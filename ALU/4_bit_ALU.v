==> flow/design.v <==
module ALU(
    input wire clk,
    input wire rst,
    input wire [3:0] A,
    input wire [3:0] B,
    input wire [1:0] opcode,
    output reg [3:0] result,
    output reg cout,    
    output reg zero     
);
    localparam ADD = 2'b00,
               SUB = 2'b01,
               MUL = 2'b10,
               DIV = 2'b11;
    reg [3:0] a_reg, b_reg;
    reg [7:0] temp_result;  
    always @(posedge clk or posedge rst) begin
        if (rst) begin
            a_reg   <= 4'd0;
            b_reg   <= 4'd0;
            result  <= 4'd0;
            cout    <= 1'b0;
            zero    <= 1'b0;
        end else begin
            a_reg <= A;
            b_reg <= B;
            cout   <= 1'b0;
            temp_result <= 8'd0;
            case (opcode)
                ADD: begin
                    temp_result = a_reg + b_reg;
                    result = temp_result[3:0];
                    cout = temp_result[4];             
                end
                SUB: begin
                    temp_result = {1'b0, a_reg} - {1'b0, b_reg};
                    result = temp_result[3:0];
                    cout = (a_reg < b_reg) ? 1'b1 : 1'b0;  
                end
                MUL: begin
                    temp_result = a_reg * b_reg;
                    result = temp_result[3:0];
                    cout = |temp_result[7:4];          
                end
                DIV: begin
                    if (b_reg == 4'd0) begin
                        result = 4'd0;
                        cout = 1'b1;                   
                    end else begin
                        result = a_reg / b_reg;
                        cout = 1'b0;
                    end
                end
                default: begin
                    result = 4'd0;
                    cout = 1'b0;
                end
            endcase
            zero = (result == 4'd0) ? 1'b1 : 1'b0;
        end
    end
endmodule
-- From RTL to reports: ALU
What the tools print for ALU, step after step.
Lines are those of the file above, counted from 1.
Operators carry their Yosys type and port widths (W data, S select, Z words).
Cell names lack the library's common part.
Not given: -
- top module: ALU
- clock input: clk
- standard-cell library: sky130hd
- timing corner: tt_025C_1v80

-- Elaborated design
Counts by Yosys on the flattened word-level netlist (proc, flatten, opt, wreduce; memories kept). Register bits leave out memories and registers merged into their read ports (data or address); mux counts leave out enables and synchronous resets folded into registers. Print and check cells are left out. Cells with the same type and inputs are merged into one.
- noted RAM bits: 0
- word width x clocked read ports at 0
- bits of input ports at 12
- memory cells at 0
- ROM bits at 0
- latch bits at 0
- noted output and inout bits: 6
- bits in registers: 14
- multiply operators: 1
- reduce/logical cells at 4
- noted magnitude comparators: 1
- divide/modulo/power cells at 1
- noted add/sub/neg operators: 2
- noted equal/unequal tests: 3
- bitwise logic cells at 0
- shifts and indexed selects: 0
- noted muxes and demuxes: 6
- operators by type and width (kind ; count):
    $mul A4 B4 Y8 ; 1
    $div A4 B4 Y4 ; 1
    $pmux W4 S4 ; 1
    $logic_not A4 Y1 ; 2
    $add A4 B4 Y5 ; 1
    $eq A2 B2 Y1 const B ; 2
    $sub A4 B4 Y4 ; 1
    $lt A4 B4 Y1 ; 1
    $reduce_or A4 Y1 ; 1
    $pmux W1 S4 ; 1
    $mux W4 ; 1
    $mux W1 ; 3
    $eq A2 B1 Y1 const B ; 1
    $logic_not A2 Y1 ; 1

-- Logic depth
Yosys ltp: most cells in a row. Word level: on the elaborated netlist, between registers, memories and ports. Mapped: between sequential cells and ports; inverters and the memories' decode and read muxes count.
- noted depth after elaboration: 5
- noted ABC_AREA: 0
- noted gate-level depth with buffers: 20
- depth with buffers taken out: 20

-- Netlist
The flow's flattened synthesis, as Yosys stat reports it; memories are mapped. The netlist is that of the ABC_AREA named above (0 if unset); the other value can give another one.
- noted mapped flip-flops: 14
- chip area (Yosys): 0.0014952 mm^2
- standard cells after synthesis: 156
- noted buffer cells: 2
- cells by type (type ; count):
    ha_1 ; 33
    dfrtp_1 ; 14
    fa_1 ; 6
    inv_1 ; 20
    a21oi_1 ; 13
    nor2_1 ; 14
    xor2_1 ; 4
    a21o_1 ; 4
    and2_1 ; 4
    mux2_2 ; 2
    o31ai_1 ; 3
    o211ai_4 ; 1
    nand2_1 ; 5
    nand2b_1 ; 3
    xnor2_1 ; 2
    nor3_4 ; 1
    a211oi_1 ; 2
    o21a_1 ; 2
Other cell types: 18; their cells: 23.

-- Timing after synthesis
Path of least setup slack by OpenSTA after synthesis, without wires, with an ideal clock, recovery checks aside; 20% of the period is set as input and as output delay. Where synthesis merged equal registers, the netlist keeps one of their names.
- kind: reg2reg
- from: register b_reg[0]
- to: register zero
- noted stages on the path: 16
- arrival: 3691 ps
- delay of the path: 3787 ps
- noted path buffers: 0
- setup slack: 954 ps
- launch time at the first pin: 0 ps
- period: 4740 ps
- library setup time at 96 ps
- noted synthesis period reached: 3786 ps
"delay of the path" is the arrival time less input delay plus setup time.
"stages on the path": output pins that drive a net of the path, with the launching flip-flop's if there is one; two outputs of one cell count as two.
"synthesis period reached" = period - worst setup slack (recovery checks aside). The figure is calculated, with input and output delays left at 20% of the set period.
Between the ends stands the longest chain of elaborated cells between them, by number of cells; it is not shown to be the way that was timed. Of several equally long chains one is given.
Each line given opens the expression or statement behind the cell; cells for indexed reads and writes are added by Yosys, which also makes memories of some case tables.
- cell sequence: dfrtp_1 -> inv_1 -> ha_1 -> a21oi_1 -> ha_1 -> o21a_1 -> o211ai_4 -> o21ai_0 -> ha_1 -> o21ai_0 -> a211oi_1 -> mux2_2 -> ha_1 -> a211oi_1 -> o21ai_1 -> nor4_2
- cells in the longest elaborated chain: 5
- elaborated cells on any way between the ends: 9
- noted source lines of those cells: 7
- those cells by class: add/sub: 2; mul: 1; div: 1; mux: 3; reduce/logical: 2
- RTL lines, path after synthesis (element ; line ; RTL):
    start, declared ; 15 ; reg [3:0] a_reg, b_reg;
    start, assigned ; 20 ; b_reg   <= 4'd0;
    start, assigned ; 26 ; b_reg <= B;
    $div A4 B4 Y4 ; 50 ; result = a_reg / b_reg;
    $mux W4 ; 46 ; if (b_reg == 4'd0) begin
    $pmux W4 S4 ; 29 ; case (opcode)
    $logic_not A4 Y1 ; 59 ; zero = (result == 4'd0) ? 1'b1 : 1'b0;
    $mux W1 ; 59 ;
    end, assigned ; 23 ; zero    <= 1'b0;
    end, assigned ; 59 ;
    end, declared ; 9 ; output reg zero

-- Worst path after layout
Path of least setup slack in the final report of run 1 (OpenROAD, finished layout, wires in). Where an end is a register, its clock arrival counts in the times.
The report prints the path's times to 10 ps; the period is as set.
- kind: reg2reg
- from: register b_reg[0]
- to: register zero
- launch time at the first pin: 240 ps
- noted stages on the path: 16
- library setup time at 90 ps
- arrival: 4540 ps
- noted path buffers: 0
- period: 7040 ps
- setup slack: 2650 ps
Between the ends stands the longest chain of elaborated cells between them, by number of cells; it is not shown to be the way that was timed. Of several equally long chains one is given.
- cell sequence: dfrtp_1 -> inv_1 -> ha_1 -> a21oi_1 -> ha_1 -> o21a_1 -> o211ai_4 -> o21ai_0 -> ha_1 -> o21ai_0 -> a211oi_1 -> mux2_2 -> ha_1 -> a211oi_1 -> o21ai_1 -> nor4_2
- cells in the longest elaborated chain: 5
- elaborated cells on any way between the ends: 9
- noted source lines of those cells: 7
- those cells by class: add/sub: 2; mul: 1; div: 1; mux: 3; reduce/logical: 2
- RTL lines, path post-layout (element ; line ; RTL):
    start, declared ; 15 ; reg [3:0] a_reg, b_reg;
    start, assigned ; 20 ; b_reg   <= 4'd0;
    start, assigned ; 26 ; b_reg <= B;
    $div A4 B4 Y4 ; 50 ; result = a_reg / b_reg;
    $mux W4 ; 46 ; if (b_reg == 4'd0) begin
    $pmux W4 S4 ; 29 ; case (opcode)
    $logic_not A4 Y1 ; 59 ; zero = (result == 4'd0) ? 1'b1 : 1'b0;
    $mux W1 ; 59 ;
    end, assigned ; 23 ; zero    <= 1'b0;
    end, assigned ; 59 ;
    end, declared ; 9 ; output reg zero

Below are 2 stored runs of the flow (Yosys, OpenROAD; platform sky130hd) on ALU, each with its settings and what was measured, unordered. Constraints: input delay and output delay 20% of the set period each, output load 0.01 pF.
"reached clock period" means the clock period less the worst setup slack. The figure is calculated, with input and output delays left at 20% of the set period.
"total power after layout" rests on the timing tool's default activity at the inputs, not on a simulated workload.

Run 1

==> flow/run.sh <==
#!/bin/bash
# the make line also repeats the synthesis and layout settings of config.mk as NAME=value (left out here)
make -C /OpenROAD-flow-scripts/flow DESIGN_CONFIG=/design/flow/config.mk WORK_HOME=/design/flow/orfs CLKGATE_MAP_FILE= finish
==> flow/config.mk <==
export PLATFORM = sky130hd
export DESIGN_NAME = ALU
export DESIGN_NICKNAME = ALU
export VERILOG_FILES = /design/flow/design.v
export SDC_FILE = /design/flow/constraint.sdc
export NUM_CORES = 4
export LEC_CHECK = 0
export CAP_MARGIN = 0
export CELL_PAD_IN_SITES_GLOBAL_PLACEMENT = 2
export CORE_MARGIN = 2
export CORE_UTILIZATION = 18
export CTS_CLUSTER_DIAMETER = 151
export GPL_ROUTABILITY_DRIVEN = 0
export PLACE_DENSITY = 0.42
export SETUP_SLACK_MARGIN = 0.75
export SLEW_MARGIN = 20
==> flow/constraint.sdc <==
create_clock -name core_clock -period 7.04 [get_ports {clk}]
set_input_delay 1.4080 -clock core_clock [delete_from_list [all_inputs] [get_ports {clk}]]
set_output_delay 1.4080 -clock core_clock [all_outputs]
set_load 0.01 [all_outputs]

Measured in run 1:
- utilization: 22.7%
- setup slack of the worst path at 2652 ps
- noted the reached clock period: 4388 ps
- overall die area at 0.0090516 mm^2
- total power after layout: 286.5 uW
- noted the synthesis area: 0.0014952 mm^2
- summed negative setup slack at 0 ps

Run 2

==> flow/run.sh <==
#!/bin/bash
# the make line also repeats the synthesis and layout settings of config.mk as NAME=value (left out here)
make -C /OpenROAD-flow-scripts/flow DESIGN_CONFIG=/design/flow/config.mk WORK_HOME=/design/flow/orfs CLKGATE_MAP_FILE= finish
==> flow/config.mk <==
export PLATFORM = sky130hd
export DESIGN_NAME = ALU
export DESIGN_NICKNAME = ALU
export VERILOG_FILES = /design/flow/design.v
export SDC_FILE = /design/flow/constraint.sdc
export NUM_CORES = 4
export LEC_CHECK = 0
export CAP_MARGIN = 20
export CELL_PAD_IN_SITES_DETAIL_PLACEMENT = 1
export CORE_MARGIN = 2
export CORE_UTILIZATION = 41
export CTS_CLUSTER_DIAMETER = 313
export GPL_TIMING_DRIVEN = 1
export MAX_ROUTING_LAYER = met5
export PLACE_DENSITY_LB_ADDON = 0.11
export SETUP_SLACK_MARGIN = 0.46
export SLEW_MARGIN = 20
==> flow/constraint.sdc <==
create_clock -name core_clock -period 4.32 [get_ports {clk}]
set_input_delay 0.8640 -clock core_clock [delete_from_list [all_inputs] [get_ports {clk}]]
set_output_delay 0.8640 -clock core_clock [all_outputs]
set_load 0.01 [all_outputs]

Measured in run 2:
- summed negative setup slack at 0 ps
- total power after layout: 472.5 uW
- noted the reached clock period: 3675 ps
- setup slack of the worst path at 645 ps
- noted the synthesis area: 0.0014952 mm^2
- utilization: 58.0%
- overall die area at 0.0041461 mm^2
