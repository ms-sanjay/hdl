==> flow/design.v <==
module DMA (
    input wire clk,            
    input wire rst,            
    input wire start,          
    input wire [7:0] src_addr, 
    input wire [7:0] dest_addr, 
    input wire [7:0] length,   
    output reg done,           
    input wire [7:0] mem_data_in,  
    input wire mem_ready,          
    output reg [7:0] mem_addr,     
    output reg mem_read,           
    output reg mem_write,          
    output reg [7:0] mem_data_out  
);
    reg [7:0] src;           
    reg [7:0] dest;          
    reg [7:0] len;           
    reg [2:0] state;         
    reg [7:0] data_buffer;   
    localparam IDLE  = 3'd0,  
               READ  = 3'd1,  
               WRITE = 3'd2,  
               WAIT  = 3'd3,  
               DONE  = 3'd4;  
    always @(posedge clk or posedge rst) begin
        if(rst) begin
            state        <= IDLE;     
            done         <= 0;
            mem_read     <= 0;
            mem_write    <= 0;
            mem_addr     <= 8'd0;
            mem_data_out <= 8'd0;
            src          <= 8'd0;
            dest         <= 8'd0;
            len          <= 8'd0;
            data_buffer  <= 8'd0;
        end
        else begin
            case(state)
            IDLE: begin
                mem_read  <= 0;    
                mem_write <= 0;
                if(start) begin
                    done  <= 0;               
                    src   <= src_addr;        
                    dest  <= dest_addr;       
                    len   <= length;          
                    state <= READ;            
                end
            end
            READ: begin
                mem_addr <= src;   
                mem_read <= 1;     
                state    <= WAIT;  
            end
            WAIT: begin
                mem_read <= 0;    
                if(mem_ready) begin
                    data_buffer <= mem_data_in;  
                    state       <= WRITE;        
                end
            end
            WRITE: begin
                mem_addr     <= dest;         
                mem_data_out <= data_buffer;  
                mem_write    <= 1;            
                src  <= src + 1;     
                dest <= dest + 1;    
                len  <= len - 1;     
                if(len == 1) begin
                    state <= DONE;   
                end
                else begin
                    state <= READ;   
                end
                mem_write <= 0;     
            end
            DONE: begin
                done  <= 1;      
                state <= IDLE;   
            end
            endcase
        end
    end
endmodule
Tool chain data of DMA
What the tools print for DMA, step after step.
Lines are those of the file above, counted from 1.
Library cell names are shortened.
A cell with - has no value.
- top module: DMA
- clock port: clk
- standard-cell library: sky130hd
- timing corner: tt_025C_1v80

After elaboration
Counts by Yosys on the flattened word-level netlist (proc, flatten, opt, wreduce; memories kept). Register bits leave out memories and registers merged into their read ports (data or address). Print and check cells are left out. Cells with the same type and inputs are merged into one.
- register bits at 53
- bits in latches at 0
- memory bits (writable): 0
- ROM bits at 0
- clocked read ports x word width at 0
- noted memories kept: 0
- input bits: 36
- output and inout bits: 19
- elaborated cells: 44
- noted add/sub/neg operators: 3
- multipliers at 0
- divide/modulo/power cells at 0
- noted magnitude comparators: 0
- noted equality and inequality tests: 7
- shift operators at 0
- mux-type cells at 14
- bitwise logic cells: 0
- noted reduce/logical cells: 11
- operators with widths (operator ; number):
    8-bit case mux with 2-bit select ; 4
    8-bit 2-to-1 mux ; 3
    8-bit by 1-bit adder with 8-bit output with constant B ; 2
    3-bit case mux with 5-bit select ; 1
    3-bit 2-to-1 mux ; 3
    2-bit nonzero test ; 4
    8-bit by 1-bit subtractor with 8-bit output with constant B ; 1
    8-bit by 1-bit equality test with 1-bit output with constant B ; 1
    2-bit AND reduction ; 3
    3-bit by 2-bit equality test with 1-bit output with constant B ; 2
    5-bit nonzero test ; 1
    2-bit != test with constant B ; 2
    1-bit case mux with 2-bit select ; 2
    3-bit by 1-bit equality test with 1-bit output with constant B ; 1
    3-bit equality test with constant B ; 1
    3-bit logical NOT ; 1
    3-bit AND reduction ; 1
    2-bit OR reduction ; 1
    1-bit 2-to-1 mux ; 1

Longest topological paths
Longest topological path by Yosys (ltp), each cell counted once; first at word level (registers and memories cut), then after technology mapping (sequential cells cut; the memories' decode and read muxes count).
- noted depth after elaboration: 3
- ABC_AREA: 1
- gate-level depth with buffers at 9
- mapped depth without buffers: 9

Netlist
Source: synth_stat.txt of the flow (Yosys; design flattened, memories mapped). It holds for the ABC_AREA given above (unset counts as 0); a run with the other value may have another netlist.
Totals and module areas in this step are rounded.
- noted standard cells after synthesis: 361
- chip area (Yosys) at 2740 µm²
- sequential part of the area: 1380 µm²
- mapped flip-flops: 55
- noted buffers: 13
- cells by type (cell ; number ; total area (µm²)):
    dfrtp_1 ; 54 ; 1.35E+03
    nand2_1 ; 144 ; 540.518
    o21ai_0 ; 25 ; 125.12
    inv_1 ; 31 ; 116.362
    nor2_1 ; 31 ; 116.362
    nand3_1 ; 21 ; 105.101
    ha_1 ; 4 ; 50.048
    a21oi_1 ; 9 ; 45.043
    nand4_1 ; 7 ; 43.792
    o211ai_1 ; 4 ; 30.029
    dfstp_2 ; 1 ; 26.275
    buf_4 ; 3 ; 22.522
    buf_6 ; 2 ; 22.522
    clkbuf_1 ; 5 ; 18.768
    o21ai_4 ; 1 ; 16.266
    buf_2 ; 3 ; 15.014
    a31oi_1 ; 2 ; 12.512
    o21ai_1 ; 2 ; 10.01
Not listed: further types 12, cells in them 12.

Worst setup path after synthesis
OpenSTA on the mapped netlist: ideal clock, no wires. The path of least setup slack (recovery checks aside). Input and output delay are each 20% of the period. Register names are those of the netlist, which keeps one name where synthesis merged equal registers.
- kind: register -> register
- start point: register state
- end point: register dest[2]
- clock period at 1.91 ns
- setup time at 0.124 ns
- noted time at the first pin: 0.000 ns
- noted data arrival time: 1.141 ns
- noted data required time: 1.786 ns
- noted setup slack: 0.645 ns
- path delay at 1.265 ns
- stages on the path at 7
- noted buffers on the path: 1
- synthesis period reached: 1.265 ns
"path delay" is the arrival time less input delay plus setup time.
"stages on the path" counts driving pins, that of a launching flip-flop among them; a cell with two outputs on the path counts twice.
"synthesis period reached" is the clock period less the worst setup slack; recovery checks do not enter. This is arithmetic on one report: input and output delays are still those of the set period (20% each).
An end named without its bit number is one bit of that signal or, where synthesis recoded a state register, one of its new flip-flops.
A register here has more assigning lines than the two given.
- cell sequence: dfstp_2 nand2_1 o21ai_4 inv_2 buf_6 a21oi_1 a21oi_1
- RTL lines, path post-synthesis (element ; line ; RTL):
    start, declared ; 19 ; reg [2:0] state;
    start, assigned ; 28 ; state        <= IDLE;
    start, assigned ; 49 ; state <= READ;
    end, assigned ; 47 ; dest  <= dest_addr;
    end, assigned ; 69 ; dest <= dest + 1;
    end, declared ; 17 ; reg [7:0] dest;
No chain of elaborated cells between the ends is given.

Timing after layout
From the final timing report of entry A: the path of least setup slack in the routed layout; clock arrival at registers is part of the times.
- kind: register -> register
- start point: register state
- end point: register src[3]
- clock period at 1.83 ns
- setup time at 0.05 ns
- noted time at the first pin: 0.30 ns
- noted data arrival time: 1.64 ns
- noted data required time: 2.08 ns
- noted setup slack: 0.44 ns
- stages on the path at 8
- noted buffers on the path: 1
An end named without its bit number is one bit of that signal or, where synthesis recoded a state register, one of its new flip-flops.
A register here has more assigning lines than the two given.
- cell sequence: dfstp_2 nand2_1 o21ai_4 buf_6 o21ai_0 nand2_1 nand2_1 inv_1
- RTL lines, path post-layout (element ; line ; RTL):
    start, declared ; 19 ; reg [2:0] state;
    start, assigned ; 28 ; state        <= IDLE;
    start, assigned ; 49 ; state <= READ;
    end, assigned ; 46 ; src   <= src_addr;
    end, assigned ; 68 ; src  <= src + 1;
    end, declared ; 16 ; reg [7:0] src;
No chain of elaborated cells between the ends is given.

Hand-over note for DMA

Top module DMA; platform sky130hd; tools Yosys and OpenROAD; 2 stored runs in no particular order. Input and output delays are each 20% of the period that was set; the output load is 0.01 pF.
"period achieved": clock period set for the run, less the worst setup slack. It is reckoned from that one timing run; input and output delays stay at 20% of the period that was set.
"time used up by the worst setup path" means the part of the period allowed to the worst setup path (the constraints hold back 20% at inputs and 20% at outputs) less its slack; where the path has registers, the arrival times of their clocks count too.
"power consumption": no workload was simulated; the value follows from the tool's default switching activity.
The measured numbers are rounded.

Entry A
Settings were period_ns = 1.83; CORE_UTILIZATION = 48; SETUP_SLACK_MARGIN = 0.37; PLACE_DENSITY_LB_ADDON = 0.13; CORE_MARGIN = 10; ABC_AREA = 1; CAP_MARGIN = 20; MIN_ROUTING_LAYER = met1; SLEW_MARGIN = 20
- power consumption at 4,480 µW
- worst slack on setup checks at 0.440 ns
- time used up by the worst setup path: 1.39 ns
- worst setup path type: register -> register
- period achieved: 1.390 ns
- die outline area at 9,140 µm²
- utilization after layout: 0.644
- Yosys chip area after synthesis: 2,740 µm²

Entry B
Settings were period_ns = 1.77; CORE_UTILIZATION = 28; PLACE_DENSITY_LB_ADDON = 0.03; CORE_ASPECT_RATIO = 0.89; CELL_PAD_IN_SITES_DETAIL_PLACEMENT = 1; ABC_AREA = 1; CTS_CLUSTER_SIZE = 55; MIN_ROUTING_LAYER = met2; CAP_MARGIN = 20; CORE_MARGIN = 2; SLEW_MARGIN = 20
- power consumption at 4,840 µW
- worst slack on setup checks at 0.175 ns
- time used up by the worst setup path: 1.24 ns
- worst setup path type: register -> output
- period achieved: 1.595 ns
- die outline area at 10,600 µm²
- utilization after layout: 0.37
- Yosys chip area after synthesis: 2,740 µm²

End of note.
